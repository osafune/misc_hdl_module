==> flow/design.v <==
`default_nettype none
module sc_fifo #(
	parameter FIFO_WORD_WIDTH		= 4,
	parameter FIFO_DATA_WIDTH		= 8
) (
	input wire		clk,
	input wire		reset,
	input wire		init,						 
	input wire		wrreq,						 
	input wire  [FIFO_DATA_WIDTH-1:0]	data,
	input wire		rdack,						 
	output wire [FIFO_DATA_WIDTH-1:0]	q,
	output wire		empty,
	output wire		full,
	output wire [FIFO_WORD_WIDTH:0]		usedw
);
	wire			reset_sig = reset;		 
	wire			clock_sig = clk;		 
	reg [FIFO_WORD_WIDTH-1:0]	waddr_reg, raddr_reg;
	reg [FIFO_DATA_WIDTH-1:0]	ram[0:2**FIFO_WORD_WIDTH-1];
	reg [FIFO_DATA_WIDTH-1:0]	q_reg;
	reg [FIFO_WORD_WIDTH:0] 	usedw_reg;
	reg				empty_delay_reg;
	wire			empty_sig;
	always @(posedge clock_sig) begin
		if (wrreq) ram[waddr_reg] <= data;
		q_reg <= ram[raddr_reg + ((rdack)? 1'd1 : 1'd0)];
	end
	assign q = q_reg;
	assign empty_sig = (usedw_reg == 0)? 1'b1 : 1'b0;
	always @(posedge clock_sig or posedge reset_sig) begin
		if (reset_sig) begin
			waddr_reg <= 1'd0;
			raddr_reg <= 1'd0;
			usedw_reg <= 1'd0;
			empty_delay_reg <= 1'b1;
		end
		else begin
			if (init) begin
				waddr_reg <= 1'd0;
				raddr_reg <= 1'd0;
				usedw_reg <= 1'd0;
				empty_delay_reg <= 1'b1;
			end
			else begin
				if (wrreq) begin
					waddr_reg <= waddr_reg + 1'd1;
				end
				if (rdack) begin
					raddr_reg <= raddr_reg + 1'd1;
				end
				if (!wrreq && rdack) begin
					usedw_reg <= usedw_reg - 1'd1;
				end
				else if (wrreq && !rdack) begin
					usedw_reg <= usedw_reg + 1'd1;
				end
				empty_delay_reg <= empty_sig;
			end
		end
	end
	assign empty = (empty_sig || (!empty_sig && empty_delay_reg))? 1'b1 : 1'b0;
	assign full = usedw_reg[FIFO_WORD_WIDTH];
	assign usedw = usedw_reg;
endmodule
# Reports on sc_fifo
# Tool output for the design above, in the order of the flow.
# Line numbers count from 1 in the design file above.
# Cell names lack the library's common part.
setup:
  top: "sc_fifo"
  clk_port: "clk"
  library: "sky130hd"
  corner: "tt_025C_1v80"

# Elaborated design
# Source: Yosys, flattened and elaborated, memories not mapped. Widths are those after wreduce. Registers that Yosys merges into a memory's read port (data or address) are not register bits. Print and check cells do not count. Equal cells are merged and count once.
# Yosys's memory passes give these memory sizes; they may raise the number of words (mostly to a power of two), join words into wider ones and drop unused or constant bits.
word_totals:
  register_bits: 14
  ram_bits: 128
  clocked_rd_ports_x_width: 8
  memories: 1
  output_inout_bits: 15
mem_list:
  columns: ["memory", "size", "word_bits", "read_ports", "write_ports", "line_no", "text"]
  rows:
  - ["ram", 16, 8, 1, 1, 20, "reg [FIFO_DATA_WIDTH-1:0] ram[0:2**FIFO_WORD_WIDTH-1];"]
op_classes:
  add_sub_neg: 5
  mux: 14
  reduce_and_logical: 11
ops:
  columns: ["op", "n"]
  rows:
  - ["4-bit two-way mux", 5]
  - ["5-bit two-way mux", 3]
  - ["4-bit by 1-bit adder with 4-bit output with constant B", 2]
  - ["8-bit two-way mux", 1]
  - ["5-bit by 1-bit adder with 5-bit output with constant B", 1]
  - ["5-bit by 1-bit subtractor with 5-bit output with constant B", 1]
  - ["5-bit zero test", 1]
  - ["1-bit two-way mux", 5]
  - ["2-bit nonzero test", 2]
  - ["4-bit by 1-bit adder with 4-bit output", 1]
  - ["1-bit logical AND", 3]
  - ["1-bit zero test", 3]
  - ["3-bit nonzero test", 1]
  - ["1-bit logical OR", 1]

# Longest topological paths
# Depth = most cells in a row (Yosys ltp): at word level without a register or memory, in the mapped netlist without a sequential cell, where the memories' decode and read muxes count.
depth:
  ltp_word: 6
  abc_area: 0
  ltp_mapped: 8
  depth_no_buf: 7

# Mapped cells and area
# Yosys stat after the flow's synthesis: flattened, memories mapped to cells. It holds for the ABC_AREA given above (unset counts as 0); a run with the other value may have another netlist.
# The area totals of this step are shown rounded.
types:
  columns: ["cell", "n", "area_total_um2"]
  rows:
  - ["edfxtp_1", 128, 3.84E+03]
  - ["mux4_2", 16, 360.346]
  - ["dfrtp_1", 13, 325.312]
  - ["nand2_1", 61, 228.97]
  - ["mux2i_1", 19, 190.182]
  - ["dfxtp_1", 8, 160.154]
  - ["ha_1", 9, 112.608]
  - ["nand3_1", 18, 90.086]
  - ["a32o_1", 8, 80.077]
  - ["nor2_1", 19, 71.318]
  - ["a221oi_1", 6, 52.55]
  - ["xnor2_1", 6, 52.55]
  - ["buf_2", 8, 40.038]
  - ["and2_1", 6, 37.536]
  - ["and3_1", 6, 37.536]
  - ["xor2_1", 4, 35.034]
  - ["a221oi_2", 2, 30.029]
  - ["clkbuf_1", 8, 30.029]
# Not listed: further types 23, cells in them 37.
mapped:
  cells: 382
  mapped_area_um2: 6070
  ffs: 150

# Timing after synthesis
# OpenSTA on the mapped netlist: ideal clock, no wires. The path of least setup slack (recovery checks aside). Input and output delay are each 20% of the period. Register names are those of the netlist, which keeps one name where synthesis merged equal registers.
synth_timing:
  path_type: "input -> register"
  from: "input rdack"
  to: "register q_reg[6]"
  clock_period_ns: 2.18
  in_delay_ns: 0.436
  setup_ns: 0.117
  t_first_pin_ns: 0.436
  arrival_time_ns: 2.072
  path_slack_ns: -0.010
  delay_ns: 1.753
  path_stages: 8
  path_buffers: 2
  period_less_setup_slack_ns: 2.19
# "delay_ns" is the arrival time less input delay plus setup time.
# "path_stages": output pins that drive a net of the path, with the launching flip-flop's if there is one; two outputs of one cell count as two.
# "period_less_setup_slack_ns" is the clock period less the worst setup slack; recovery checks do not enter. This is arithmetic on one report: input and output delays are still those of the set period (20% each).
# Between the ends stands the longest chain of elaborated cells between them, by number of cells; it is not shown to be the way that was timed. Of several equally long chains one is given.
# Each line given opens the expression or statement behind the cell; cells for indexed reads and writes are added by Yosys, which also makes memories of some case tables.
synth_via:
  cell_sequence: "ha_1 -> ha_1 -> buf_2 -> clkbuf_1 -> mux4_2 -> nand2_1 -> nand2_1 -> a32o_1"
  elab_chain_len: 2
  cone_cells: 2
  classes_between: "1 x add/sub; 1 x mux"
synth_lines:
  columns: ["element", "line_no", "text"]
  rows:
  - ["from (decl)", 11, "input wire rdack,"]
  - ["1-bit two-way mux", 27, "q_reg <= ram[raddr_reg + ((rdack)? 1'd1 : 1'd0)];"]
  - ["4-bit by 1-bit adder with 4-bit output", 27, null]
  - ["to (decl)", 21, "reg [FIFO_DATA_WIDTH-1:0] q_reg;"]

# Path in the finished layout
# From the final timing report of stored run 1: the path of least setup slack in the routed layout; clock arrival at registers is part of the times.
layout_timing:
  path_type: "register -> output"
  from: "register usedw_reg[1]"
  to: "output empty"
  clock_period_ns: 2.97
  out_delay_ns: 0.59
  t_first_pin_ns: 0.53
  arrival_time_ns: 2.25
  path_slack_ns: 0.13
  path_stages: 5
  path_buffers: 1
# Between the ends stands the longest chain of elaborated cells between them, by number of cells; it is not shown to be the way that was timed. Of several equally long chains one is given.
# A register here has more assigning lines than the two given.
layout_via:
  cell_sequence: "dfrtp_1 -> or2_2 -> nor4_1 -> or2_2 -> clkdlybuf4s50_1"
  elab_chain_len: 6
  cone_cells: 6
  classes_between: "2 x mux; 4 x reduce/logical"
layout_lines:
  columns: ["element", "line_no", "text"]
  rows:
  - ["from (decl)", 22, "reg [FIFO_WORD_WIDTH:0] usedw_reg;"]
  - ["from (assign)", 53, "usedw_reg <= usedw_reg - 1'd1;"]
  - ["from (assign)", 56, "usedw_reg <= usedw_reg + 1'd1;"]
  - ["5-bit zero test", 30, "assign empty_sig = (usedw_reg == 0)? 1'b1 : 1'b0;"]
  - ["1-bit two-way mux", 30, null]
  - ["1-bit zero test", 62, "assign empty = (empty_sig || (!empty_sig && empty_delay_reg))? 1'b1 : 1'b0;"]
  - ["1-bit logical AND", 62, null]
  - ["1-bit logical OR", 62, null]
  - ["1-bit two-way mux", 62, null]
  - ["to (decl)", 13, "output wire empty,"]

Hand-over note for sc_fifo

2 stored runs of sc_fifo in the flow (synthesis by Yosys, layout by OpenROAD, sky130hd cells), in arbitrary order. Constraints: input delay and output delay 20% of the set period each, output load 0.01 pF.
"achievedPeriod_ns" is the run's clock period less its worst setup slack. It is reckoned from that one timing run; input and output delays stay at 20% of the period that was set.
"worst_path_allowed_less_slack_ns" is the time allowed to the run's worst setup path (the clock period less input and output delay, where it has them) less its slack. Clock arrival times count: a late capture clock shortens it, a late launch clock lengthens it.
Results are given in rounded form.

--- stored run 1 ---
==> flow/run.sh <==
#!/bin/bash
# the make line also repeats the synthesis and layout settings of config.mk as NAME=value (left out here)
make -C /OpenROAD-flow-scripts/flow DESIGN_CONFIG=/design/flow/config.mk WORK_HOME=/design/flow/orfs CLKGATE_MAP_FILE= finish
==> flow/config.mk <==
export PLATFORM = sky130hd
export DESIGN_NAME = sc_fifo
export DESIGN_NICKNAME = sc_fifo
export VERILOG_FILES = /design/flow/design.v
export SDC_FILE = /design/flow/constraint.sdc
export NUM_CORES = 4
export LEC_CHECK = 0
export CAP_MARGIN = 20
export CELL_PAD_IN_SITES_DETAIL_PLACEMENT = 0
export CELL_PAD_IN_SITES_GLOBAL_PLACEMENT = 1
export CORE_MARGIN = 3
export CORE_UTILIZATION = 64
export CTS_CLUSTER_DIAMETER = 397
export MAX_ROUTING_LAYER = met4
export PLACE_DENSITY_LB_ADDON = 0.1
export SLEW_MARGIN = 20
==> flow/constraint.sdc <==
create_clock -name core_clock -period 2.97 [get_ports {clk}]
set_input_delay 0.5940 -clock core_clock [delete_from_list [all_inputs] [get_ports {clk}]]
set_output_delay 0.5940 -clock core_clock [all_outputs]
set_load 0.01 [all_outputs]

==> results, as YAML <==
results:
  post_route_stdcell_area_um2: 7210
  worst_path_allowed_less_slack_ns: 2.25
  path_kind: "register -> output"
  worst_setup_slack_ns: 0.128
  finalUtil_pct: 80.3
  achievedPeriod_ns: 2.842
  die_area_um2: 10700
  post_synth_area_um2: 6070

--- stored run 2 ---
==> flow/run.sh <==
#!/bin/bash
# the make line also repeats the synthesis and layout settings of config.mk as NAME=value (left out here)
make -C /OpenROAD-flow-scripts/flow DESIGN_CONFIG=/design/flow/config.mk WORK_HOME=/design/flow/orfs CLKGATE_MAP_FILE= finish
==> flow/config.mk <==
export PLATFORM = sky130hd
export DESIGN_NAME = sc_fifo
export DESIGN_NICKNAME = sc_fifo
export VERILOG_FILES = /design/flow/design.v
export SDC_FILE = /design/flow/constraint.sdc
export NUM_CORES = 4
export LEC_CHECK = 0
export ABC_AREA = 1
export CAP_MARGIN = 20
export CORE_ASPECT_RATIO = 1.09
export CORE_MARGIN = 2
export CORE_UTILIZATION = 51
export CTS_CLUSTER_DIAMETER = 312
export CTS_CLUSTER_SIZE = 48
export MAX_ROUTING_LAYER = met5
export PLACE_DENSITY_LB_ADDON = 0.21
export SLEW_MARGIN = 20
export TNS_END_PERCENT = 55
==> flow/constraint.sdc <==
create_clock -name core_clock -period 1.62 [get_ports {clk}]
set_input_delay 0.3240 -clock core_clock [delete_from_list [all_inputs] [get_ports {clk}]]
set_output_delay 0.3240 -clock core_clock [all_outputs]
set_load 0.01 [all_outputs]

==> results, as YAML <==
results:
  post_route_stdcell_area_um2: 7900
  worst_path_allowed_less_slack_ns: 1.80
  path_kind: "register -> register"
  worst_setup_slack_ns: -0.179
  finalUtil_pct: 67.8
  achievedPeriod_ns: 1.799
  die_area_um2: 12900
  post_synth_area_um2: 6140

End of note.
