==> flow/design.v <==
`default_nettype none
module uart_phy_txd #(
	parameter CLOCK_FREQUENCY	= 50000000,
	parameter UART_BAUDRATE		= 115200,
	parameter UART_STOPBIT		= 1
) (
	input wire			reset,
	input wire			clk,
	input wire			clk_ena,	 
	output wire			in_ready,
	input wire			in_valid,
	input wire  [7:0]	in_data,
	output wire			txd,
	input wire			cts			 
);
	localparam CLOCK_DIVNUM = ((CLOCK_FREQUENCY + UART_BAUDRATE/2 - 1)/ UART_BAUDRATE) - 1;
	localparam INIT_BITCOUNT = (UART_STOPBIT > 1)? 11 : 10;
	wire			reset_sig = reset;				 
	wire			clock_sig = clk;				 
	reg [11:0]		divcount_reg;
	reg [3:0]		bitcount_reg;
	reg [8:0]		txd_reg;
	reg [1:0]		ctsin_reg;
	assign in_ready = (bitcount_reg == 4'd0)? ctsin_reg[1] : 1'b0;
	assign txd = txd_reg[0];
	always @(posedge clock_sig or posedge reset_sig) begin
		if (reset_sig) begin
			divcount_reg <= 1'd0;
			bitcount_reg <= 1'd0;
			txd_reg <= 9'h1ff;
			ctsin_reg <= 2'b00;
		end
		else begin
			if (clk_ena) begin
				ctsin_reg <= {ctsin_reg[0], cts};
				if (bitcount_reg == 4'd0) begin
					if (in_valid && ctsin_reg[1]) begin
						divcount_reg <= CLOCK_DIVNUM[11:0];
						bitcount_reg <= INIT_BITCOUNT[3:0];
						txd_reg <= {in_data, 1'b0};
					end
				end
				else begin
					if (divcount_reg == 0) begin
						divcount_reg <= CLOCK_DIVNUM[11:0];
						bitcount_reg <= bitcount_reg - 1'd1;
						txd_reg <= {1'b1, txd_reg[8:1]};
					end
					else begin
						divcount_reg <= divcount_reg - 1'd1;
					end
				end
			end
		end
	end
endmodule
module uart_phy_rxd #(
	parameter CLOCK_FREQUENCY	= 50000000,
	parameter UART_BAUDRATE		= 115200,
	parameter UART_STOPBIT		= 1
) (
	input wire			reset,
	input wire			clk,
	input wire			clk_ena,	 
	input wire			out_ready,
	output wire			out_valid,
	output wire [7:0]	out_data,
	output wire [1:0]	out_error,	 
	input wire			rxd,
	output wire			rts			 
);
	localparam CLOCK_DIVNUM = ((CLOCK_FREQUENCY + UART_BAUDRATE/2 - 1)/ UART_BAUDRATE) - 1;
	localparam BIT_CAPTURE  = (CLOCK_DIVNUM / 2);
	wire			reset_sig = reset;				 
	wire			clock_sig = clk;				 
	reg [2:0]		rxdin_reg;
	reg				rts_reg;
	reg [11:0]		divcount_reg;
	reg [3:0]		bitcount_reg;
	reg [7:0]		shift_reg;
	reg [7:0]		outdata_reg;
	reg				outvalid_reg;
	reg				overflow_reg;
	reg				stoperror_reg;
	always @(posedge clock_sig or posedge reset_sig) begin
		if (reset_sig) begin
			rxdin_reg <= 3'b111;
			divcount_reg <= 1'd0;
			bitcount_reg <= 1'd0;
			shift_reg <= 8'h00;
			outvalid_reg <= 1'b0;
			outdata_reg  <= 8'h00;
			overflow_reg <= 1'b0;
			stoperror_reg <= 1'b0;
			rts_reg <= 1'b0;
		end
		else begin
			if (clk_ena) begin
				rxdin_reg <= {rxdin_reg[1:0], rxd};
				rts_reg <= (!out_ready && outvalid_reg)? 1'b0 : 1'b1;
				if (out_ready && outvalid_reg) begin
					overflow_reg <= 1'b0;
					outvalid_reg <= 1'b0;
				end
				else if (divcount_reg == 0 && bitcount_reg == 4'd1 && rxdin_reg[2] == 1'b1) begin
					overflow_reg <= outvalid_reg;
					outvalid_reg <= 1'b1;
				end
				if (bitcount_reg == 4'd0) begin
					if (rxdin_reg[2:1] == 2'b10) begin
						divcount_reg <= BIT_CAPTURE[11:0];
						bitcount_reg <= 4'd10;
					end
				end
				else begin
					if (divcount_reg == 0) begin
						divcount_reg <= CLOCK_DIVNUM[11:0];
						if (bitcount_reg == 4'd10) begin			 
							if (rxdin_reg[2] != 1'b0) begin
								bitcount_reg <= 4'd0;
							end
							else begin
								bitcount_reg <= bitcount_reg - 1'd1;
							end
						end
						else if (bitcount_reg == 4'd1) begin		 
							if (rxdin_reg[2] != 1'b1) begin
								stoperror_reg <= 1'b1;
							end
							else begin
								outdata_reg  <= shift_reg;
								stoperror_reg <= 1'b0;
							end
							bitcount_reg <= bitcount_reg - 1'd1;
						end
						else begin
							bitcount_reg <= bitcount_reg - 1'd1;
							shift_reg <= {rxdin_reg[2], shift_reg[7:1]};
						end
					end
					else begin
						divcount_reg <= divcount_reg - 1'd1;
					end
				end
			end
		end
	end
	assign rts = rts_reg;
	assign out_valid = outvalid_reg;
	assign out_data  = outdata_reg;
	assign out_error = {stoperror_reg, overflow_reg};
endmodule
module uart_to_bytes #(
	parameter CLOCK_FREQUENCY	= 50000000,
	parameter UART_BAUDRATE		= 115200,
	parameter UART_STOPBIT		= 1
) (
	input wire			reset,
	input wire			clk,
	output wire			in_ready,
	input wire			in_valid,
	input wire  [7:0]	in_data,
	input wire			out_ready,
	output wire			out_valid,
	output wire [7:0]	out_data,
	output wire			txd,
	input wire			cts,		 
	input wire			rxd,
	output wire			rts			 
);
	uart_phy_txd #(
		.CLOCK_FREQUENCY	(CLOCK_FREQUENCY),
		.UART_BAUDRATE		(UART_BAUDRATE),
		.UART_STOPBIT		(UART_STOPBIT)
	)
	u_txd (
		.reset		(reset),
		.clk		(clk),
		.clk_ena	(1'b1),
		.in_ready	(in_ready),
		.in_valid	(in_valid),
		.in_data	(in_data),
		.txd		(txd),
		.cts		(cts)
	);
	uart_phy_rxd #(
		.CLOCK_FREQUENCY	(CLOCK_FREQUENCY),
		.UART_BAUDRATE		(UART_BAUDRATE),
		.UART_STOPBIT		(UART_STOPBIT)
	)
	u_rxd (
		.reset		(reset),
		.clk		(clk),
		.clk_ena	(1'b1),
		.out_ready	(out_ready),
		.out_valid	(out_valid),
		.out_data	(out_data),
		.out_error	(),
		.rxd		(rxd),
		.rts		(rts)
	);
endmodule
# --- Tool chain data of uart_to_bytes ---
# Tool output for the design above, in the order of the flow.
# Line numbers count from 1 in the design file above.
# Library cell names are shortened.
setup:
  top: "uart_to_bytes"
  clk_port: "clk"
  cell_library: "sky130hd"
  pvt_corner: "tt_025C_1v80"

# --- After elaboration ---
# Yosys after proc, flatten, opt, wreduce and memory -nomap, before mapping. Memory bits, and registers merged into a memory's read port (data or address), are not among the register bits. Print and check cells are not counted. Equal cells are merged and count once.
classes:
  n_addsub: 4
  equal: 5
  n_mux: 21
  logic: 3
  reduce_and_logical: 17
ops:
  columns: ["operator", "count"]
  rows:
  - ["12-bit 2-to-1 mux", 6]
  - ["4-bit 2-to-1 mux", 8]
  - ["9-bit 2-to-1 mux", 3]
  - ["12-bit by 1-bit subtractor with 12-bit output with constant B", 2]
  - ["12-bit zero test", 2]
  - ["4-bit by 1-bit subtractor with 4-bit output with constant B", 2]
  - ["4-bit zero test", 2]
  - ["2-bit nonzero test", 3]
  - ["1-bit logical AND", 5]
  - ["5-bit AND reduction", 1]
  - ["2-bit inequality test with constant B", 2]
  - ["2-bit AND reduction", 2]
  - ["4-bit by 1-bit == test with 1-bit output with constant B", 1]
  - ["4-bit == test with constant B", 1]
  - ["4-bit AND reduction", 1]
  - ["1-bit 2-to-1 mux", 4]
  - ["1-bit NOT", 3]
  - ["2-bit == test with constant B", 1]
  - ["1-bit zero test", 1]
word_totals:
  regBits: 64
  input_bits: 14
  out_inout_bits: 12
  elab_cells: 61

# --- Depth ---
# Longest topological path by Yosys (ltp), each cell counted once; first at word level (registers and memories cut), then after technology mapping (sequential cells cut; the memories' decode and read muxes count).
depth:
  ltp_word: 5
  abc_area: 0
  mapped_depth: 9
  depth_no_buf: 6

# --- After synthesis ---
# The flow's flattened synthesis, as Yosys stat reports it; memories are mapped. The netlist is that of the ABC_AREA named above (0 if unset); the other value can give another one.
synth_totals:
  mapped_cells: 291
  area_um2: 3241.9
  sequential_area_um2: 1616.6
  ff_cells: 64
  buffers: 10
by_type:
  columns: ["type", "count", "type_area_um2"]
  rows:
  - ["dfrtp_1", 52, 1.3E+03]
  - ["dfstp_2", 12, 315.302]
  - ["mux2_4", 8, 120.115]
  - ["mux2_1", 9, 101.347]
  - ["ha_1", 8, 100.096]
  - ["mux2i_1", 10, 100.096]
  - ["nand3_1", 17, 85.082]
  - ["a21oi_1", 14, 70.067]
  - ["nand2_1", 16, 60.058]
  - ["nor2_1", 16, 60.058]
  - ["o21ai_1", 11, 55.053]
  - ["o21ai_0", 10, 50.048]
  - ["nor3_4", 3, 48.797]
  - ["nor4_4", 2, 42.541]
  - ["inv_1", 11, 41.29]
  - ["nand2b_1", 6, 37.536]
  - ["nor3b_2", 3, 37.536]
  - ["nand4b_1", 4, 35.034]
# Other cell types: 36; their cells: 79.
# By module: a second synthesis without flattening, with its own total; a netlist apart from the flattened one above.
unflattened:
  cells_unflattened: 323
  hier_area_um2: 3418.3
# Each row is one instance without its submodules.
by_module:
  columns: ["module", "instances", "n_cells", "mod_area_um2", "mod_seq_area_um2"]
  rows:
  - ["uart_phy_rxd", 1, 180, 1976.9, 979.7]
  - ["uart_phy_txd", 1, 142, 1437.6, 686.9]
  - ["uart_to_bytes", 1, 1, 3.8, 0.0]

# --- Timing after synthesis ---
# Path of least setup slack by OpenSTA after synthesis, without wires, with an ideal clock, recovery checks aside; 20% of the period is set as input and as output delay. Where synthesis merged equal registers, the netlist keeps one of their names.
synth_path:
  kind: "reg-to-output"
  startpoint: "register u_txd.bitcount_reg[0]"
  endpoint: "output in_ready"
  tclk_ns: 3.98
  output_delay_ns: 0.796
  launch_ns: 0.000
  t_arrival_ns: 1.600
  required_ns: 3.184
  slack_ns: 1.584
  path_delay_ns: 1.600
  path_stages: 6
  path_buffers: 1
  synth_period_reached_ns: 2.396
# "path_delay_ns" = arrival - input delay + setup time.
# At an output port there is no setup time.
# "path_stages" counts driving pins, that of a launching flip-flop among them; a cell with two outputs on the path counts twice.
# "synth_period_reached_ns" = period - worst setup slack (recovery checks aside). The figure is calculated, with input and output delays left at 20% of the set period.
# Between the ends stands the longest chain of elaborated cells between them, by number of cells; it is not shown to be the way that was timed. Of several equally long chains one is given.
# A line is the first line of the expression or statement that the cell stems from. Yosys adds cells for indexed reads and writes and turns some case tables into memories.
# At most two assigning lines are given for a register; there are more.
synth_between:
  cell_sequence: "dfrtp_1 -> inv_1 -> ha_1 -> nor3b_2 -> clkbuf_1 -> and2_1"
  elab_chain_cells: 2
  cone_cells: 2
  cone_classes: "mux (1); reduce/logical (1)"
synth_rtl:
  columns: ["item", "line", "rtl"]
  rows:
  - ["from (decl)", 21, "reg [3:0] bitcount_reg;"]
  - ["from (assign)", 39, "bitcount_reg <= INIT_BITCOUNT[3:0];"]
  - ["from (assign)", 46, "bitcount_reg <= bitcount_reg - 1'd1;"]
  - ["4-bit zero test", 24, "assign in_ready = (bitcount_reg == 4'd0)? ctsin_reg[1] : 1'b0;"]
  - ["1-bit 2-to-1 mux", 24, null]
  - ["to (decl)", 160, "output wire in_ready,"]

# --- Timing after layout ---
# From the final timing report of flow run 2: the path of least setup slack in the routed layout; clock arrival at registers is part of the times.
layout_path:
  kind: "reg-to-output"
  startpoint: "register u_txd.bitcount_reg[0]"
  endpoint: "output in_ready"
  tclk_ns: 2.55
  output_delay_ns: 0.51
  launch_ns: 0.33
  t_arrival_ns: 1.85
  required_ns: 2.04
  slack_ns: 0.19
  path_stages: 6
  path_buffers: 1
# Between the ends stands the longest chain of elaborated cells between them, by number of cells; it is not shown to be the way that was timed. Of several equally long chains one is given.
# At most two assigning lines are given for a register; there are more.
layout_between:
  cell_sequence: "dfrtp_1 -> inv_1 -> ha_1 -> nor3b_2 -> and2_1 -> clkdlybuf4s50_1"
  elab_chain_cells: 2
  cone_cells: 2
  cone_classes: "mux (1); reduce/logical (1)"
layout_rtl:
  columns: ["item", "line", "rtl"]
  rows:
  - ["from (decl)", 21, "reg [3:0] bitcount_reg;"]
  - ["from (assign)", 39, "bitcount_reg <= INIT_BITCOUNT[3:0];"]
  - ["from (assign)", 46, "bitcount_reg <= bitcount_reg - 1'd1;"]
  - ["4-bit zero test", 24, "assign in_ready = (bitcount_reg == 4'd0)? ctsin_reg[1] : 1'b0;"]
  - ["1-bit 2-to-1 mux", 24, null]
  - ["to (decl)", 160, "output wire in_ready,"]

# Measured data: module uart_to_bytes, platform sky130hd, 2 stored runs of the flow under differing settings, order arbitrary. Input and output delays are each 20% of the period that was set; the output load is 0.01 pF.
# By "achievedPeriod_ns" is meant the clock period of the run minus its worst setup slack. This is arithmetic on one report: input and output delays are still those of the set period (20% each).
# "worst_path_ns" is the time allowed to the run's worst setup path (the clock period less input and output delay, where it has them) less its slack. Clock arrival times count: a late capture clock shortens it, a late launch clock lengthens it.
# "design_power_w" rests on the timing tool's default activity at the inputs, not on a simulated workload.
runs:
  - name: "flow run 1"
    settings:
      period_ns: 2.21
      CORE_UTILIZATION: 42
      SETUP_SLACK_MARGIN: 0.53
      PLACE_DENSITY_LB_ADDON: 0.29
      CORE_ASPECT_RATIO: 1.07
      CORE_MARGIN: 7
      CELL_PAD_IN_SITES_GLOBAL_PLACEMENT: 3
      CELL_PAD_IN_SITES_DETAIL_PLACEMENT: 2
      ABC_AREA: 1
      CTS_CLUSTER_DIAMETER: 353
      CAP_MARGIN: 40
      SLEW_MARGIN: 15
    outcome: "not finished: placement ended with error FLW-0024"
  - name: "flow run 2"
    settings:
      period_ns: 2.55
      CAP_MARGIN: 20
      CORE_MARGIN: 2
      CORE_UTILIZATION: 40
      SLEW_MARGIN: 20
    results:
      fin_util_frac: 0.492
      timing.setup.tns_ns: 0.000
      die_um2: 8840.7
      ws_hold_ns: 0.344
      achievedPeriod_ns: 2.365
      setup_worst_slack_ns: 0.185
      worst_path_ns: 1.85
      path_kind: "reg-to-output"
      post_synth_area_um2: 3241.9
      design_power_w: 0.002681
